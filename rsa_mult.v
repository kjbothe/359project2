==> flow/design.v <==
`timescale 1ns / 1ps
module bit_adder_2n #(parameter N=128)(
	input [N-1:0] a,
	input [N-1:0] b,
	input c,
	output [N-1:0] sum,
	output carry_out,
	output P_ik,
	output G_ik
    );
wire [N*2-1:0] wire_p;
wire [N*2-1:0] wire_g;
wire [2*N-1:0] wire_carry;
assign wire_carry[2*N-2] = c;  
generate 
	genvar i;
	for (i = 0; i < N; i = i+1)
		begin: N_block
		block_spg A(
				.a(a[i]),
				.b(b[i]),
				.c(wire_carry[i]),
				.p(wire_p[i]),
				.g(wire_g[i]),
				.s(sum[i])
				);
		if (i < N-1)  
				block_B B(
				.G_jk(wire_g[2*i+1]),
				.P_jk(wire_p[2*i+1]),
				.G_ij(wire_g[2*i]),
				.P_ij(wire_p[2*i]),
				.c_i(wire_carry[N+i]),
				.G_ik(wire_g[i+N]),
				.P_ik(wire_p[i+N]),
				.c_iout(wire_carry[2*i]),
				.c_j(wire_carry[2*i+1])
				);
		end
 endgenerate
assign P_ik = wire_p[N+(N-2)];
assign G_ik = wire_g[N+(N-2)];
assign carry_out = G_ik | (P_ik & c);
endmodule
`timescale 1ns / 1ps
module block_B(
	input G_jk,
	input P_jk,
	input G_ij,
	input P_ij,
	input c_i,
	output G_ik,
	output P_ik,
	output c_iout,
	output c_j
    );
assign G_ik = G_jk | (P_jk & G_ij);
assign P_ik = P_jk & P_ij;
assign c_j = G_ij | (P_ij & c_i);
assign c_iout = c_i;
endmodule
`timescale 1ns / 1ps
module block_spg(
	input a,
	input b,
	input c,
	output p,
	output g,
	output s
    );
assign s = a^b^c;
assign p = a | b;
assign g = a & b;
endmodule
`timescale 1ns / 1ps
module rsa_mult(
	input clk,
	input rst,
	input [127:0] a,
	input [127:0] b,
	output [255:0] c_mult
    );
	reg [127:0] multiplicand;
	reg [256:0] P;  
	reg [127:0] partial_prod;
	wire [127:0] sum_out;
	reg [7:0] counter;
	parameter [1:0] IDLE = 2'b00,
						 ADD = 2'b01,
						 NO_ADD = 2'b10,
						 END = 2'b11;
	reg [1:0] state;
	assign c_mult = P[255:0];
	bit_adder_2n #(128) Adder(.a(P[255:128]), .b(partial_prod), .c(1'b0), .sum(sum_out), .carry_out(carry));
	always @(posedge clk) begin
		if (rst) begin 
			state = IDLE;
			counter = 0;
		end else begin
			case(state) 
				IDLE:
					begin
						multiplicand <= a;
						P[256:128] <= 0;
						P[127:0] <= b;
						counter <= 0;
						partial_prod = P[0] * multiplicand;
						if (partial_prod) state = ADD; 
						else state = NO_ADD;
					end
				ADD:
					begin
						if (counter == 129)
							begin
								state = END;
							end
						else 
							begin
								P <= {carry, sum_out, P[127:0]} >> 1;
								partial_prod = P[0] * multiplicand;
								counter <=  counter + 1;
								if (partial_prod) state = ADD; 
								else state= NO_ADD;
							end
					end
				NO_ADD:
						begin
						if (counter == 129)
							begin
								state = END;
							end
						else 
							begin
								P <= P >> 1;
								partial_prod = P[0] * multiplicand;
								counter <=  counter + 1;
								if (partial_prod) state = ADD; 
								else state = NO_ADD;
							end
					end
				END:
					begin
					end
			endcase
		end
	end
endmodule
Tool chain data of rsa_mult
What the tools print for rsa_mult, step after step.
Line numbers count from 1 in the design file above.
Operators carry their Yosys type and port widths (W data, S select, Z words).
Not given: --

inputs
  top = rsa_mult
  clock = clk
  library = sky130hd
  library corner = tt_025C_1v80

Word-level counts
Yosys after proc, flatten, opt, wreduce and memory -nomap, before mapping. Memory bits, and registers merged into a memory's read port (data or address), are not among the register bits. Print and check cells are not counted. Equal cells are merged and count once.

storage and ports
  register bits after elaboration = 523
  bits of input ports = 258
  output and inout bits = 256
  cells after elaboration = 1162

cells by class
  add/subtract/negate cells = 1
  multiply operators = 1
  equal/unequal tests = 7
  muxes and demuxes = 13
  bitwise gates (word level) = 1126
  reductions and logical operators = 8

operator list
  kind                   number
  $and A1 B1 Y1          495
  $pmux W129 S3          1
  $pmux W128 S3          1
  $mux W128              3
  $or A1 B1 Y1           374
  $mux W129              2
  $pmux W128 S2          1
  $xor A1 B1 Y1          255
  $mul A1 B128 Y128      1
  $reduce_bool A128 Y1   1
  $pmux W8 S2            1
  $add A8 B1 Y8 const B  1
  $eq A8 B8 Y1 const B   1
  $mux W8                1
  $ne A2 B2 Y1 const B   3
  $eq A2 B2 Y1 const B   2
  $reduce_and A2 Y1      2
  $reduce_and A4 Y1      1
  $pmux W2 S2            1
  $mux W2                2
  $reduce_and A3 Y1      1
  $reduce_bool A3 Y1     1
  $not A1 Y1             2
  $eq A2 B1 Y1 const B   1
  $logic_not A2 Y1       1
  $reduce_or A2 Y1       1

Longest topological paths
Yosys ltp: most cells in a row. Word level: on the elaborated netlist, between registers, memories and ports. Mapped: between sequential cells and ports; inverters and the memories' decode and read muxes count.

depth
  depth after elaboration = 28
  ABC_AREA = 0
  gate-level depth with buffers = 15
  gate-level depth less buffers = 15

Netlist
The flow's flattened synthesis, as Yosys stat reports it; memories are mapped. The netlist is that of the ABC_AREA named above (0 if unset); the other value can give another one.

mapped netlist
  mapped cells = 2288
  mapped area = 28795.1 µm²
  area of sequential cells = 15615.0 µm²
  mapped flip-flops = 524
  buffer cells = 185

cells by type
  cell                       number  total area (µm²)
  sky130_fd_sc_hd__edfxtp_1  512     1.54E+04
  sky130_fd_sc_hd__ha_1      255     3190.56
  sky130_fd_sc_hd__mux2_2    127     1.43E+03
  sky130_fd_sc_hd__fa_1      64      1.28E+03
  sky130_fd_sc_hd__inv_1     322     1.21E+03
  sky130_fd_sc_hd__buf_4     128     960.922
  sky130_fd_sc_hd__and2_1    131     819.536
  sky130_fd_sc_hd__o21ai_0   114     570.547
  sky130_fd_sc_hd__nand2_1   112     420.403
  sky130_fd_sc_hd__xor2_1    41      359.094
  sky130_fd_sc_hd__nor4_1    54      337.824
  sky130_fd_sc_hd__a21oi_1   60      300.288
  sky130_fd_sc_hd__xnor2_1   28      245.235
  sky130_fd_sc_hd__dfxtp_1   12      240.23
  sky130_fd_sc_hd__a22o_1    27      236.477
  sky130_fd_sc_hd__nor2_1    63      236.477
  sky130_fd_sc_hd__clkbuf_1  55      206.448
  sky130_fd_sc_hd__o21bai_1  18      135.13

Not listed: further types 47, cells in them 165.
The figures by module come from a second, unflattened synthesis with its own total; it is not the netlist above.

second synthesis, totals
  cells (unflattened synthesis) = 2336
  area total of the unflattened synthesis = 29266.8 µm²

Rows give one instance, submodules left out.

modules
  module                instances  cells  area (µm²)  sequential area (µm²)
  rsa_mult              1          1059   19839.0     15615.0
  block_spg             128        6      45.0        0.0
  block_B               127        4      28.8        0.0
  bit_adder_2n (N=128)  1          1      7.5         0.0

Timing after synthesis
Path of least setup slack by OpenSTA after synthesis, without wires, with an ideal clock, recovery checks aside; 20% of the period is set as input and as output delay. Where synthesis merged equal registers, the netlist keeps one of their names.

path post-synthesis
  kind = in2reg
  start = input rst
  end = register P[0]
  clock period = 22.7 ns
  input delay = 4.540 ns
  setup time = 1.186 ns
  launch time at the first pin = 4.540 ns
  arrival time = 21.953 ns
  data required time = 21.514 ns
  slack = -0.439 ns
  path delay = 18.599 ns
  stages = 2
  buffers on the path = 1
  period reached after synthesis = 23.139 ns

"path delay" = arrival - input delay + setup time.
"stages" counts driving pins, that of a launching flip-flop among them; a cell with two outputs on the path counts twice.
"period reached after synthesis" is the clock period less the worst setup slack; recovery checks do not enter. This is arithmetic on one report: input and output delays are still those of the set period (20% each).
Between the ends stands the longest chain of elaborated cells between them, by number of cells; it is not shown to be the way that was timed. Of several equally long chains one is given.
A line is the first line of the expression or statement that the cell stems from. Yosys adds cells for indexed reads and writes and turns some case tables into memories.
At most two assigning lines are given for a register; there are more.

on the way, post-synthesis
  cells stage by stage = sky130_fd_sc_hd__clkbuf_1 sky130_fd_sc_hd__nor3_1
  cells in the longest elaborated chain = 2
  elaborated cells between the ends (all ways) = 2
  RTL lines with such cells = 0
  those cells by class = logic (1); reduce/logical (1)

ends and longest elaborated chain, post-synthesis
  what               RTL line  text
  start, declared    78        input rst,
  $not A1 Y1         --
  $reduce_and A4 Y1  --
  end, assigned      105       P[127:0] <= b;
  end, assigned      119       P <= {carry, sum_out, P[127:0]} >> 1;
  end, declared      84        reg [256:0] P;

Timing after layout
From the final timing report of job 1: the path of least setup slack in the routed layout; clock arrival at registers is part of the times.

path after layout
  kind = in2reg
  start = input rst
  end = register P[251]
  clock period = 23.9 ns
  input delay = 4.78 ns
  setup time = 0.37 ns
  launch time at the first pin = 4.78 ns
  arrival time = 7.69 ns
  data required time = 24.18 ns
  slack = 16.49 ns
  stages = 5
  buffers on the path = 4

Between the ends stands the longest chain of elaborated cells between them, by number of cells; it is not shown to be the way that was timed. Of several equally long chains one is given.
At most two assigning lines are given for a register; there are more.

on the way, after layout
  cells stage by stage = sky130_fd_sc_hd__clkdlybuf4s50_1 sky130_fd_sc_hd__nor3_2 sky130_fd_sc_hd__buf_4 sky130_fd_sc_hd__buf_4 sky130_fd_sc_hd__buf_4
  cells in the longest elaborated chain = 2
  elaborated cells between the ends (all ways) = 2
  RTL lines with such cells = 0
  those cells by class = logic (1); reduce/logical (1)

ends and longest elaborated chain, after layout
  what               RTL line  text
  start, declared    78        input rst,
  $not A1 Y1         --
  $reduce_and A4 Y1  --
  end, assigned      119       P <= {carry, sum_out, P[127:0]} >> 1;
  end, assigned      134       P <= P >> 1;
  end, declared      84        reg [256:0] P;

Hand-over note for rsa_mult

Flow measurements of rsa_mult on sky130hd: 2 stored runs with different settings, listed in no order. Input and output delays are each 20% of the period that was set; the output load is 0.01 pF.
"worst setup path time (ns)" = time allowed to the worst setup path (clock period - input delay - output delay, where it has them) - its slack; a late launch clock adds to it, a late capture clock takes from it.

settings of job 1
{
  "period_ns": 23.9,
  "CORE_UTILIZATION": 15,
  "CAP_MARGIN": 20,
  "CORE_MARGIN": 2,
  "SLEW_MARGIN": 20
}
report of job 1
yosys chip area after synthesis (um^2): 28795.1
finish__design__die__area: 195488.0
finish__design__instance__area__stdcell: 38308.0
finish__design__instance__utilization: 0.2012
finish__timing__setup__ws: 16.495
finish__timing__hold__ws: 0.516
worst setup path time (ns): 2.63
worst setup path kind: in2reg

settings of job 2
{
  "period_ns": 28.2,
  "CORE_UTILIZATION": 55,
  "SETUP_SLACK_MARGIN": -1.78,
  "PLACE_DENSITY_LB_ADDON": 0.2,
  "CORE_MARGIN": 8,
  "CELL_PAD_IN_SITES_GLOBAL_PLACEMENT": 0,
  "CELL_PAD_IN_SITES_DETAIL_PLACEMENT": 2,
  "GPL_ROUTABILITY_DRIVEN": 1,
  "CTS_CLUSTER_DIAMETER": 346,
  "CAP_MARGIN": 25,
  "SLEW_MARGIN": 20
}
report of job 2: did not finish, place, DPL-0033

End of note.
