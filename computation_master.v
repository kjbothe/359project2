==> flow/design.v <==
`timescale 1ns / 1ps
module computation_master(
    input clock,
	 input reset,
    input [127:0] rx_data,
    input rx_irq,
    output reg [127:0] tx_data,
    output tx_wr_out,
	 output UART_TX2,
	 input UART_RX2,
	 output RECEIVED_OUT,
	 output overflow,
	 output underflow,
	 input RECEIVED_IN
    );
	reg [63:0]param1;
	reg [63:0]param2;
	reg tx_wr;
	assign tx_wr_out = tx_wr;
	reg [3:0]run_module;
	wire [3:0]done;
	wire [127:0]outputs[3:0];
	always @(posedge clock) begin
		if (reset) begin
			param1 <= 32'd0;
			param2 <= 32'd0;
		end
		if(rx_irq) begin
			param1 <= rx_data[127:64];
			param2 <= rx_data[63:0];
			run_module[2] <= 1'b1;
		end else begin
			run_module <= 3'd0;
		end
		if(done) begin
			if(done[0]) begin  
				tx_data <= outputs[0];
			end 
			if(done[1]) begin  
				tx_data <= outputs[1];
			end
			if(done[2]) begin  
				tx_data <= outputs[2];
			end
			if(done[3]) begin  
				tx_data <= outputs[3];
			end
			tx_wr <= 1'b1;
		end else begin
			tx_wr <= 1'b0;
		end
	end
	wire run_add_sub;
	assign run_add_sub = run_module[0] | run_module[1];
	wire add_sub_done;
	wire [31:0] sum_sub_add;
	assign done[0] = add_sub_done;
	assign done[1] = add_sub_done;
	assign outputs[0] = sum_sub_add;
	assign outputs[1] = sum_sub_add;
	transceiver64 multiplier_sender (
    .UART_TX(UART_TX2),
    .RECEIVED_TX(RECEIVED_OUT),
    .RECEIVED_RX(RECEIVED_IN),
    .UART_RX(UART_RX2),
    .reset(reset),
    .clock(clock),
    .tx_wr(run_module[2]),
    .rx_data({outputs[2]}),
    .tx_data({param1, param2})
   );
	reg mult_out_buf;
	reg mult_done_reg;
	always @(posedge clock) begin
		mult_out_buf <= RECEIVED_OUT;
		if (RECEIVED_OUT && ~mult_out_buf) begin
			mult_done_reg <= 1'b1;
		end else begin
			mult_done_reg <= 1'b0;
		end
	end
	assign done[2] = mult_done_reg;
	 echo echoer (
    .float1(param1),  
    .float2(param2),  
    .clock_50M(clock),  
    .reset(reset),  
    .select(1'b1),  
    .start(run_module[3]),  
    .done(done[3]),  
    .out(outputs[3])  
    );
endmodule
`timescale 1ns / 1ps
module echo(
    input [63:0] float1,
    input [63:0] float2,
    input clock_50M,
    input reset,
    input select,
    input start,
    output reg done,
    output reg [127:0] out
    );
	 reg [6:0] clock128;
	 reg running;
	 reg select_save;
	 always @(posedge clock_50M) begin
		if (reset) begin
			clock128 <= 7'd0;
			out <= 128'd0;
			done <= 1'b0;
			running <= 1'b0;
			select_save <= 1'b0;
		end else if(start && ~running) begin
			running <= 1'b1;
			clock128 <= 1'b0;
			done <= 1'b0;
			select_save <= select;
		end else if (running) begin
			clock128 <= clock128 + 7'd1;
			if (clock128 == 7'd127) begin
				if (select_save) out <= {float1,float2};
				else out <= {float2,float1};
				done <= 1'b1;
				running <= 1'b0;
			end else done <= 1'b0;
		end else done <= 1'b0;
	end
endmodule
`timescale 1ns / 1ps
module rcvr(
    input clock,
    input reset,
    input UART_RX,
    output reg tx_done,
    output reg [127:0] data_out
    );
	 reg [3:0] counter16;
	 reg [6:0] bit_count;
	 reg recieving;
	 reg [128:0] data_buf;
	 reg odd;
	 reg rx1;
	 reg rx2;
	always @(posedge clock) begin
		if(reset) begin
			recieving <= 0;
			data_out <= 8'h00;
			tx_done <= 1'b0;
		end
		else begin
			rx1 <= UART_RX;
			rx2 <= rx1;
			counter16 <= counter16+1;
			if (~recieving) begin
				if (~rx2) begin  
					counter16 <= 4'h7;
					recieving <= 1;
					bit_count <= 0;
					tx_done <= 0;
					odd <= 0;
				end
			end
			else if (counter16 == 4'b0000) begin
				bit_count <= bit_count+7'd1;
				if (bit_count == 7'd0) begin  
					if (rx2) begin  
						recieving <= 1'b0;
					end
				end
				if (bit_count == 7'd130) begin  
					recieving <= 1'b0;
					if(rx2) begin  
						if(odd) begin
							data_out <= data_buf[127:0];
							tx_done <= 1'b1;
						end
					end
				end
				else begin
					data_buf <= {rx2, data_buf[128:1]};
					if(rx2) begin
						odd <= ~odd;
					end
				end
			end
		end
	end
endmodule
`timescale 1ns / 1ps
module transceiver64(
    output UART_TX,
    output RECEIVED_TX,
	 input RECEIVED_RX,
    input UART_RX,
    input reset,
    input clock,
	 input tx_wr,
    output [127:0] rx_data,
    input [127:0] tx_data
    );
	xmit transmitter (
	.clock(clock), 
	.reset(reset), 
	.inval(tx_data), 
	.tx_wr(tx_wr), 
	.rx_done(RECEIVED_RX), 
	.UART_TX(UART_TX)
	);
	rcvr receiver (
	.clock(clock), 
	.reset(reset), 
	.UART_RX(UART_RX), 
	.tx_done(RECEIVED_TX), 
	.data_out(rx_data)
	);
endmodule
`timescale 1ns / 1ps
module xmit(
	input clock, 
	input reset, 
	input [127:0] inval, 
	input tx_wr, 
	input rx_done, 
	output reg UART_TX
	);
	reg [127:0] fifo [15:0];
	reg [3:0] rx_pointer;
	reg [3:0] tx_pointer;
	reg [6:0] bits_sent;
	reg [3:0] counter16;
	reg [2:0] count8;
	reg transmit;
	reg parity;
	reg [127:0] send_buf;
	always @ (posedge clock) begin
		if (reset) begin
			UART_TX <= 1;
			bits_sent <= 0;
			rx_pointer <= 4'd0;
			tx_pointer <= 4'd0;
			transmit <= 1'b0;
			parity <= 1;
			counter16 <= 0;
			count8 <= 3'b000;
		end
		if (tx_wr && ~transmit) begin
			transmit <= 1;
			send_buf <= inval;
			counter16 <= 0;
			bits_sent <= 0;
			parity <= 1;
		end
		if (transmit) begin
			counter16 <= counter16+1;
			if(counter16 == 15) begin
				if (bits_sent < 132) begin
					bits_sent <= bits_sent+1;
					if (bits_sent == 0) begin  
						UART_TX <= 1'b0;
					end
					else if (bits_sent == 129) begin  
						UART_TX <= parity;
					end
					else if (bits_sent == 130) begin  
						UART_TX <= 1'b1;
					end
					else if (bits_sent == 131) begin  
						if(~rx_done) begin
							bits_sent <= 0;
						end else begin
							transmit <= 1'b0;
						end
					end
					else begin  
						UART_TX <= send_buf[0];
						send_buf <= {1'b0, send_buf[127:1]};
						if(send_buf[0]) parity <= ~parity;
					end
				end
				else begin
					transmit <= 1'b0;
				end
			end
		end  
	end  
endmodule
### Step by step through the tools: computation_master

The steps from the RTL of computation_master to its reports follow in flow order.
Line numbers count from 1 in the design file above.
Library cell names are shortened.
The mark - stands for no value.

* top module: computation_master
* clock input: clock
* library: sky130hd
* corner: tt_025C_1v80

### After elaboration

Source: Yosys, flattened and elaborated. Widths are those after wreduce. Registers that Yosys merges into a memory's read port (data or address) are not register bits. Print and check cells do not count.

* word-level cells: 117
* output and inout port bits: 133
* input bits: 133
* flip-flop bits (word level): 811

* reductions and logical operators: 17
* magnitude comparators: 1
* $add $sub $neg: 5
* bitwise operators: 6
* eq/ne operators: 9
* mux-type cells: 54

Operators by type and width (count)
* 2-to-1 mux 128 bit: 8
* 2-to-1 mux 64 bit: 3
* 2-to-1 mux 7 bit: 8
* 2-to-1 mux 1 bit: 30
* adder 7 x 1 -> 7 bit with constant B: 3
* 2-to-1 mux 4 bit: 5
* AND reduction 5 bit: 3
* logical NOT 7 bit: 2
* adder 4 x 1 -> 4 bit with constant B: 2
* less-than comparator 7 x 8 -> 1 bit with constant B: 1
* == test 7 x 2 -> 1 bit with constant B: 1
* == test 7 bit with constant B: 1
* NOT 1 bit: 6
* inequality test 2 x 1 -> 1 bit with constant B: 3
* nonzero test 3 bit: 2
* inequality test 2 bit with constant B: 2
* AND reduction 2 bit: 2
* == test 4 bit with constant B: 1
* inequality test 4 bit with constant B: 1
* logical NOT 4 bit: 1
* AND reduction 4 bit: 1
* nonzero test 4 bit: 1
* AND reduction 3 bit: 1
* logical AND 1 bit: 2
* nonzero test 2 bit: 1
* OR reduction 2 bit: 1

### Depth

Yosys ltp: most cells in a row. Word level: on the elaborated netlist, between registers, memories and ports. Mapped: between sequential cells and ports; inverters and the memories' decode and read muxes count.

* depth after elaboration: 7
* ABC_AREA: 1
* mapped depth: 10
* depth with buffers taken out: 10

### Synthesis result

Source: synth_stat.txt of the flow (Yosys; design flattened, memories mapped). It holds for the ABC_AREA given above (unset counts as 0); a run with the other value may have another netlist.
The area totals of this step are shown rounded.

Cell types
* dfxtp_1: count 535, area in all 1.07E+04 um2
* edfxtp_1: count 275, area in all 8257.92 um2
* nand2_1: count 539, area in all 2023.19 um2
* o21ai_0: count 319, area in all 1.6E+03 um2
* inv_1: count 414, area in all 1553.99 um2
* a31oi_1: count 128, area in all 800.768 um2
* nand3_1: count 147, area in all 735.706 um2
* a21oi_1: count 146, area in all 730.701 um2
* buf_6: count 60, area in all 675.648 um2
* nor2_1: count 151, area in all 566.794 um2
* o21ai_1: count 77, area in all 385.37 um2
* clkbuf_1: count 78, area in all 292.781 um2
* buf_2: count 29, area in all 145.139 um2
* ha_1: count 9, area in all 112.608 um2
* clkbuf_8: count 4, area in all 55.053 um2
* buf_4: count 7, area in all 52.55 um2
* nor3_1: count 7, area in all 35.034 um2
* buf_1: count 7, area in all 26.275 um2

Other cell types: 21; their cells: 38.

* cell count: 2970
* mapped area: 29000 um2
* flip-flop cells: 810
* sequential part of the area: 19000 um2

### Worst setup path after synthesis

OpenSTA on the mapped netlist: ideal clock, no wires. The path of least setup slack (recovery checks aside). Input and output delay are each 20% of the period. Register names are those of the netlist, which keeps one name where synthesis merged equal registers.

* path kind: in2reg
* start: input port reset
* end: register multiplier_sender.receiver.data_buf[0]
* arrival: 16136 ps
* setup time: 933 ps
* buffers on the path: 1
* data required time: 17367 ps
* driving pins on the path: 2
* path delay: 13409 ps
* path slack: 1231 ps
* clock period: 18300 ps
* synthesis period reached: 17069 ps

"path delay" = arrival - input delay + setup time.
"driving pins on the path" counts driving pins, that of a launching flip-flop among them; a cell with two outputs on the path counts twice.
"synthesis period reached" = period - worst setup slack (recovery checks aside). The figure is calculated, with input and output delays left at 20% of the set period.
Between the ends stands the longest chain of elaborated cells between them, by number of cells; it is not shown to be the way that was timed. Of several equally long chains one is given.
A line is the first line of the expression or statement that the cell stems from. Yosys adds cells for indexed reads and writes and turns some case tables into memories.

* cells stage by stage: clkbuf_1 > nor4_1
* cells in the longest elaborated chain: 2
* elaborated cells on any way between the ends: 2
* those cells by class: logic: 1; reduce/logical: 1

RTL lines, path post-synthesis
* start: declaration: line 4 `input reset,`
* NOT 1 bit
* AND reduction 4 bit
* end: assignment: line 182 `data_buf <= {rx2, data_buf[128:1]};`
* end: declaration: line 142 `reg [128:0] data_buf;`

### Worst path after layout

From the final timing report of flow run 1: the path of least setup slack in the routed layout; clock arrival at registers is part of the times.
The path's times are printed in steps of 10 ps; the period is the one set.

* path kind: in2reg
* start: input port reset
* end: register multiplier_sender.receiver.bit_count[5]
* setup time: 340 ps
* driving pins on the path: 6
* path slack: 7780 ps
* clock period: 13200 ps
* arrival: 5700 ps
* buffers on the path: 3
* data required time: 13490 ps

Between the ends stands the longest chain of elaborated cells between them, by number of cells; it is not shown to be the way that was timed. Of several equally long chains one is given.

* cells stage by stage: clkdlybuf4s50_1 > clkinv_1 > clkbuf_1 > clkbuf_1 > nand2_1 > nor2_1
* cells in the longest elaborated chain: 2
* elaborated cells on any way between the ends: 2
* those cells by class: logic: 1; reduce/logical: 1

RTL lines, path post-layout
* start: declaration: line 4 `input reset,`
* NOT 1 bit
* AND reduction 3 bit
* end: assignment: line 160 `bit_count <= 0;`
* end: assignment: line 166 `bit_count <= bit_count+7'd1;`
* end: declaration: line 140 `reg [6:0] bit_count;`

FLOW RESULTS
============

Measured data: module computation_master, platform sky130hd, 2 stored runs of the flow under differing settings, order arbitrary. Input and output delays are each 20% of the period that was set; the output load is 0.01 pF.
By "worst path time" is meant the share of the clock period that the worst setup path is allowed (20% is reserved at inputs, 20% at outputs), minus its slack. Clock arrival times at its registers enter into it.
"worst path time" is known to 10 ps.
Results are given in rounded form.

### Flow run 1

==> flow/run.sh <==
#!/bin/bash
# the make line also repeats the synthesis and layout settings of config.mk as NAME=value (left out here)
make -C /OpenROAD-flow-scripts/flow DESIGN_CONFIG=/design/flow/config.mk WORK_HOME=/design/flow/orfs CLKGATE_MAP_FILE= finish
==> flow/config.mk <==
export PLATFORM = sky130hd
export DESIGN_NAME = computation_master
export DESIGN_NICKNAME = computation_master
export VERILOG_FILES = /design/flow/design.v
export SDC_FILE = /design/flow/constraint.sdc
export NUM_CORES = 4
export LEC_CHECK = 0
export ABC_AREA = 1
export CAP_MARGIN = 20
export CELL_PAD_IN_SITES_DETAIL_PLACEMENT = 1
export CELL_PAD_IN_SITES_GLOBAL_PLACEMENT = 1
export CORE_MARGIN = 10
export CORE_UTILIZATION = 51
export CTS_CLUSTER_DIAMETER = 252
export CTS_CLUSTER_SIZE = 48
export GPL_TIMING_DRIVEN = 0
export PLACE_DENSITY_LB_ADDON = 0.01
export SETUP_SLACK_MARGIN = 3.32
export SLEW_MARGIN = 20
export TNS_END_PERCENT = 10
==> flow/constraint.sdc <==
create_clock -name core_clock -period 13.2 [get_ports {clock}]
set_input_delay 2.6400 -clock core_clock [delete_from_list [all_inputs] [get_ports {clock}]]
set_output_delay 2.6400 -clock core_clock [all_outputs]
set_load 0.01 [all_outputs]

Results of flow run 1:
- Post-route worst hold slack: 402 ps
- Utilization of the finished layout: 0.592
- Setup TNS: 0 ps
- Worst path time: 2780 ps
- Class of the worst setup path: in2reg
- Smallest setup slack: 7780 ps
- Chip area after synthesis (Yosys): 29000 um2
- Standard-cell area of the final layout: 33400 um2
- Die size: 66900 um2

### Flow run 2

==> flow/run.sh <==
#!/bin/bash
# the make line also repeats the synthesis and layout settings of config.mk as NAME=value (left out here)
make -C /OpenROAD-flow-scripts/flow DESIGN_CONFIG=/design/flow/config.mk WORK_HOME=/design/flow/orfs CLKGATE_MAP_FILE= finish
==> flow/config.mk <==
export PLATFORM = sky130hd
export DESIGN_NAME = computation_master
export DESIGN_NICKNAME = computation_master
export VERILOG_FILES = /design/flow/design.v
export SDC_FILE = /design/flow/constraint.sdc
export NUM_CORES = 4
export LEC_CHECK = 0
export ABC_AREA = 1
export CAP_MARGIN = 20
export CORE_MARGIN = 2
export CORE_UTILIZATION = 29
export CTS_CLUSTER_DIAMETER = 111
export CTS_CLUSTER_SIZE = 38
export GPL_TIMING_DRIVEN = 1
export PLACE_DENSITY_LB_ADDON = 0.08
export SLEW_MARGIN = 20
==> flow/constraint.sdc <==
create_clock -name core_clock -period 13.8 [get_ports {clock}]
set_input_delay 2.7600 -clock core_clock [delete_from_list [all_inputs] [get_ports {clock}]]
set_output_delay 2.7600 -clock core_clock [all_outputs]
set_load 0.01 [all_outputs]

Results of flow run 2:
- Post-route worst hold slack: 383 ps
- Utilization of the finished layout: 0.335
- Setup TNS: 0 ps
- Worst path time: 2820 ps
- Class of the worst setup path: in2reg
- Smallest setup slack: 8220 ps
- Chip area after synthesis (Yosys): 29000 um2
- Standard-cell area of the final layout: 33400 um2
- Die size: 103000 um2
